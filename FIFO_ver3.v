==> flow/design.v <==
module  FIFO_ver3
#(
    parameter DATA_WIDTH = 8,    
    parameter DEPTH = 4096       
    )
(
    input           clk,
    input           rst,
    input [DATA_WIDTH-1:0]     data_i,
    input           n_we_i,
    input           n_re_i,
    input           n_clr_i,
    output [DATA_WIDTH-1:0]    data_o,
    output [15:0]   bytes_in_fifo_o,
    output          p_over_o,
    output          p_full_o,
    output          p_nearfull_o,        
    output          p_empty_o         
    );
        function integer WidthCal(input integer InputDepth);
        begin
            if (InputDepth == 0) 
                WidthCal = 1;
            else if (InputDepth != 0)
                for(WidthCal=0;InputDepth>0;WidthCal=WidthCal+1)
                    InputDepth = InputDepth >> 1;
        end
        endfunction
        parameter   WIDTH               = WidthCal(DEPTH) - 1;   
        parameter   NEAR_FULL_LEVEL     = (DEPTH>>2) * 3;
        parameter   MAX_INDEX           = DEPTH - 1;     
            reg [DATA_WIDTH-1:0]   memory [WIDTH-1:0];      
            reg [WIDTH-1:0]     pointer_wr_r1 ;            
            reg [WIDTH-1:0]     pointer_rd_r1 ;            
            reg [WIDTH-1:0]     pointer_wr_r2 ;            
            reg [WIDTH-1:0]     pointer_rd_r2 ;            
            reg [WIDTH-1:0]     pointer_wr_r3 ;            
            reg [WIDTH-1:0]     pointer_rd_r3 ;            
            reg [2:0]           p_empty_r ;
            reg [2:0]           p_full_r ;
            reg [2:0]           p_nearfull_r ;
            reg [2:0]           p_over_r ;
            reg [DATA_WIDTH-1:0]           output_data_r;
            reg [WIDTH-1:0]     bytes_in_fifo_r;         
        wire [WIDTH-1:0] pointer_wr_w;
        wire [WIDTH-1:0] pointer_rd_w;
        wire        p_full_w;
        wire        p_empty_w;
        wire        p_nearfull_w;
        wire        p_over_w;
        wire        p_full_condition_w;
        wire        p_empty_condition_w;
        wire        p_nearfull_condition_w;
        assign pointer_wr_w             = (pointer_wr_r1 && pointer_wr_r2)||(pointer_wr_r2 && pointer_wr_r3)||(pointer_wr_r3 && pointer_wr_r1);
        assign pointer_rd_w             = (pointer_rd_r1 && pointer_rd_r2)||(pointer_rd_r2 && pointer_rd_r3)||(pointer_rd_r3 && pointer_rd_r1);
        assign p_empty_condition_w      = (pointer_wr_w == pointer_rd_w);
        assign p_full_condition_w       = ((pointer_wr_w + 1'b1) == pointer_rd_w);
        assign p_nearfull_condition_w   = (bytes_in_fifo_r >= NEAR_FULL_LEVEL);
        assign p_empty_w                = (p_empty_r[0]&&p_empty_r[1])||(p_empty_r[1]&&p_empty_r[2])||(p_empty_r[2]&&p_empty_r[0]);
        assign p_full_w                 = (p_full_r[0] &&p_full_r[1]) ||(p_full_r[1]&& p_full_r[2]) ||(p_full_r[2]&& p_full_r[0]);
        assign p_nearfull_w             = (p_nearfull_r[0]&&p_nearfull_r[1])||(p_nearfull_r[1]&&p_nearfull_r[2])||(p_nearfull_r[2]&&p_nearfull_r[0]);
        assign p_over_w                 = (p_over_r[0]&&p_over_r[1])||(p_over_r[1]&&p_over_r[2])||(p_over_r[2]&&p_over_r[0]);
        assign p_empty_o                = p_empty_w;
        assign p_full_o                 = p_full_w;
        assign p_nearfull_o             = p_nearfull_w;
        assign p_over_o                 = p_over_w;
        assign data_o                   = output_data_r;
        assign bytes_in_fifo_o          = bytes_in_fifo_r;
        always @(posedge clk or negedge rst) begin
            if (!rst) begin
                pointer_wr_r1 <= 0;
                pointer_wr_r2 <= 0;
                pointer_wr_r3 <= 0;              
            end
            else if (!n_clr_i) begin
                pointer_wr_r1 <= 0;
                pointer_wr_r2 <= 0;
                pointer_wr_r3 <= 0;
            end
            else if (n_we_i == 1'b0) begin
                pointer_wr_r1 <= pointer_wr_w + 1'b1;
                pointer_wr_r2 <= pointer_wr_w + 1'b1;
                pointer_wr_r3 <= pointer_wr_w + 1'b1;
            end
            else begin
                pointer_wr_r1 <= pointer_wr_w;
                pointer_wr_r2 <= pointer_wr_w;
                pointer_wr_r3 <= pointer_wr_w;
            end
        end
        always @(posedge clk or negedge rst) begin
            if (!rst) begin
                pointer_rd_r1 <= 0;
                pointer_rd_r2 <= 0;
                pointer_rd_r3 <= 0;                
            end
            else if(!n_clr_i) begin
                pointer_rd_r1 <= 0;
                pointer_rd_r2 <= 0;
                pointer_rd_r3 <= 0;   
            end
            else if ((n_re_i == 1'b0) && (p_empty_w == 1'b0) || (n_we_i == 1'b0) && (p_full_w == 1'b1)) begin
                pointer_rd_r1 <= pointer_rd_w + 1'b1;
                pointer_rd_r2 <= pointer_rd_w + 1'b1;
                pointer_rd_r3 <= pointer_rd_w + 1'b1;
            end
            else begin
                pointer_rd_r1 <= pointer_rd_w;
                pointer_rd_r2 <= pointer_rd_w;
                pointer_rd_r3 <= pointer_rd_w;
            end
        end
        always @(posedge clk or negedge rst) begin  
            if (!rst) begin
                p_empty_r   <= 3'b111;
                p_full_r    <= 3'b000;   
                p_nearfull_r<= 3'b000;  
            end
            else if (!n_clr_i) begin
                p_empty_r   <= 3'b111;
                p_full_r    <= 3'b000;   
                p_nearfull_r<= 3'b000;
            end
            else begin
                p_empty_r   <= {p_empty_condition_w,p_empty_condition_w,p_empty_condition_w};
                p_full_r    <= {p_full_condition_w,p_full_condition_w,p_full_condition_w};
                p_nearfull_r<= {p_nearfull_condition_w,p_nearfull_condition_w,p_nearfull_condition_w};
            end
        end
        always @(posedge clk or negedge rst) begin
            if (!rst) begin
                p_over_r <= 3'b000;
            end
            else if (!n_clr_i) begin
                p_over_r <= 3'b000;
            end
            else if ((p_full_w == 1'b1)&&(n_we_i == 1'b0)&&(n_re_i == 1'b1)) begin
                p_over_r <= 3'b111;
            end
            else if (p_full_w == 1'b0) begin
                p_over_r <= 3'b000;
            end
            else begin
                p_over_r <= {p_over_w,p_over_w,p_over_w};
            end
        end
        always @(posedge clk or negedge rst) begin
            if (!rst) begin
                bytes_in_fifo_r <= 0;              
            end
            else if (!n_clr_i) begin
                bytes_in_fifo_r <= 0;
            end
            else if (p_full_w == 1'b1) begin
                bytes_in_fifo_r <= MAX_INDEX;
            end
            else if (p_empty_w == 1'b1) begin
                bytes_in_fifo_r <= 0;
            end
            else if (pointer_wr_w < pointer_rd_w) begin
                bytes_in_fifo_r <= pointer_wr_w + ~pointer_rd_w;           
            end
            else begin
                bytes_in_fifo_r <= pointer_wr_w - pointer_rd_w;
            end
        end
        always @(posedge clk or negedge rst) begin
            if (!rst) begin
            end
            else if (n_we_i == 1'b0) begin         
                memory[pointer_wr_w] <= data_i;
            end
        end
        always @(posedge clk or negedge rst) begin
            if (!rst ) begin
                output_data_r <= 0;                
            end
            else if (!n_clr_i) begin
                output_data_r <= 0;
            end
            else if ((n_re_i == 1'b0) && (p_empty_w == 1'b0)) begin
                output_data_r <= memory[pointer_rd_w];
            end
            else begin
                output_data_r <= output_data_r;
            end
        end
endmodule
* Reports on FIFO_ver3
What the tools print for FIFO_ver3, step after step.
Line numbers count from 1 in the design file above.
Library cell names are shortened.
The mark - stands for no value.
- Top module :: FIFO_ver3
- Clock input :: clk
- Standard-cell library :: sky130hd
- Corner :: tt_025C_1v80

* Elaborated design
Yosys after proc, flatten, opt, wreduce and memory -nomap, before mapping. Print and check cells are not counted. Equal cells are merged and count once.
- Bits in registers :: 62
- Input port bits :: 13
- Output and inout bits :: 28
- Cells after elaboration :: 70
- $add $sub $neg :: 4
- Magnitude comparators :: 2
- Equality and inequality tests :: 3
- Mux-type cells :: 17
- Bitwise logic cells :: 4
- Reduce/logical cells :: 30
** Operator list (count)
- 12-bit two-way mux :: 5
- 12-bit logical AND :: 2
- 3-bit two-way mux :: 6
- 8-bit parallel mux with 2-bit select :: 1
- 8-bit two-way mux :: 2
- 1-bit logical AND :: 15
- 1-bit by 12-bit adder with 12-bit output :: 1
- 1-bit inverter with 12-bit output :: 1
- 12-bit by 1-bit equality test with 1-bit output :: 1
- 12-bit greater-or-equal comparator (second input constant) :: 1
- 1-bit logical OR :: 9
- 4-bit logical NOT :: 2
- 3-bit AND reduction :: 2
- 2-bit two-way mux :: 3
- 1-bit by 1-bit adder with 2-bit output (second input constant) :: 2
- 1-bit inverter :: 3
- 1-bit by 1-bit subtractor with 2-bit output :: 1
- 2-bit by 1-bit inequality test with 1-bit output (second input constant) :: 1
- 1-bit < comparator :: 1
- 1-bit equality test :: 1

* Depth
Depth = most cells in a row (Yosys ltp): at word level without a register or memory, in the mapped netlist without a sequential cell, where the memories' decode and read muxes count.
- Word-level depth :: 8
- ABC_AREA :: 0
- Depth in mapped cells :: 5
- Depth with buffers taken out :: 5

* After synthesis
The flow's flattened synthesis, as Yosys stat reports it; memories are mapped. The netlist is that of the ABC_AREA named above (0 if unset); the other value can give another one.
Totals and module areas in this step are rounded.
** Cell types
- edfxtp_1 :: count 16, total area 480.461 um2
- dfrtp_1 :: count 17, total area 425.408 um2
- buf_4 :: count 15, total area 112.608 um2
- mux2i_1 :: count 8, total area 80.077 um2
- o2bb2ai_1 :: count 8, total area 70.067 um2
- dfstp_2 :: count 1, total area 26.275 um2
- nor2_1 :: count 7, total area 26.275 um2
- nor3_1 :: count 4, total area 20.019 um2
- a21oi_1 :: count 3, total area 15.014 um2
- inv_1 :: count 4, total area 15.014 um2
- and2_1 :: count 2, total area 12.512 um2
- ha_1 :: count 1, total area 12.512 um2
- nor2_2 :: count 2, total area 12.512 um2
- nand2_1 :: count 3, total area 11.261 um2
- nor2b_2 :: count 1, total area 8.758 um2
- xnor2_1 :: count 1, total area 8.758 um2
- o21a_1 :: count 1, total area 7.507 um2
- or2b_1 :: count 1, total area 7.507 um2
Not listed: further types 3, cells in them 3.
- Cell count :: 98
- Chip area (Yosys) :: 1368 um2
- Sequential part of the area :: 932.1 um2
- Mapped flip-flops :: 34
- Buffer cells :: 15

* Timing after synthesis
OpenSTA on the mapped netlist: ideal clock, no wires. The path of least setup slack (recovery checks aside). Input and output delay are each 20% of the period. Register names are those of the netlist, which keeps one name where synthesis merged equal registers.
- Path kind :: input -> register
- Start point :: in n_we_i
- End point :: reg memory[0][0]
- Period :: 2.72 ns
- External input delay :: 0.544 ns
- Setup time :: 0.383 ns
- Time at the first pin :: 0.544 ns
- Data arrival time :: 1.250 ns
- Data required time :: 2.337 ns
- Slack :: 1.086 ns
- Delay of the path :: 1.089 ns
- Stages :: 3
- Buffers on the path :: 0
- Synthesis period reached :: 1.634 ns
"delay of the path" = arrival - input delay + setup time.
"stages" counts driving pins, that of a launching flip-flop among them; a cell with two outputs on the path counts twice.
"synthesis period reached" = period - worst setup slack (recovery checks aside). The figure is calculated, with input and output delays left at 20% of the set period.
Between the ends stands the longest chain of elaborated cells between them, by number of cells; it is not shown to be the way that was timed. Of several equally long chains one is given.
A line is the first line of the expression or statement that the cell stems from. Yosys adds cells for indexed reads and writes and turns some case tables into memories.
- Cell sequence :: inv_1 -> nand2_1 -> nor3_1
- Cells in the longest elaborated chain :: 2
- Elaborated cells on any way between the ends :: 2
- Classes of those cells :: logic (1); reduce/logical (1)
** RTL lines, path after synthesis
- start, declared :: line 10 : input           n_we_i,
- 1-bit inverter
- 3-bit AND reduction
- end, assigned :: line 171 : memory[pointer_wr_w] <= data_i;
- end, declared :: line 32 : reg [DATA_WIDTH-1:0]   memory [WIDTH-1:0];

Data sheet: physical implementation of FIFO_ver3

2 stored runs of FIFO_ver3 in the flow (synthesis by Yosys, layout by OpenROAD, sky130hd cells), in arbitrary order. Constraints: input delay and output delay 20% of the set period each, output load 0.01 pF.

** Flow run 1
- Settings :: period_ns=1.93; CORE_UTILIZATION=47; SETUP_SLACK_MARGIN=0.35; PLACE_DENSITY_LB_ADDON=0.22; CORE_ASPECT_RATIO=1.18; CORE_MARGIN=3; CELL_PAD_IN_SITES_GLOBAL_PLACEMENT=3; CELL_PAD_IN_SITES_DETAIL_PLACEMENT=2; TNS_END_PERCENT=65; GPL_TIMING_DRIVEN=0; GPL_ROUTABILITY_DRIVEN=0; CTS_CLUSTER_SIZE=66; CAP_MARGIN=30; SLEW_MARGIN=20
- Outcome :: no results, placement failed with FLW-0024

** Flow run 2
- Settings :: period_ns=1.58; CORE_UTILIZATION=55; PLACE_DENSITY_LB_ADDON=0.16; CORE_MARGIN=6; CELL_PAD_IN_SITES_GLOBAL_PLACEMENT=2; CELL_PAD_IN_SITES_DETAIL_PLACEMENT=1; MIN_ROUTING_LAYER=met2; CAP_MARGIN=20; SLEW_MARGIN=20
- Outcome :: no results, placement failed with FLW-0024
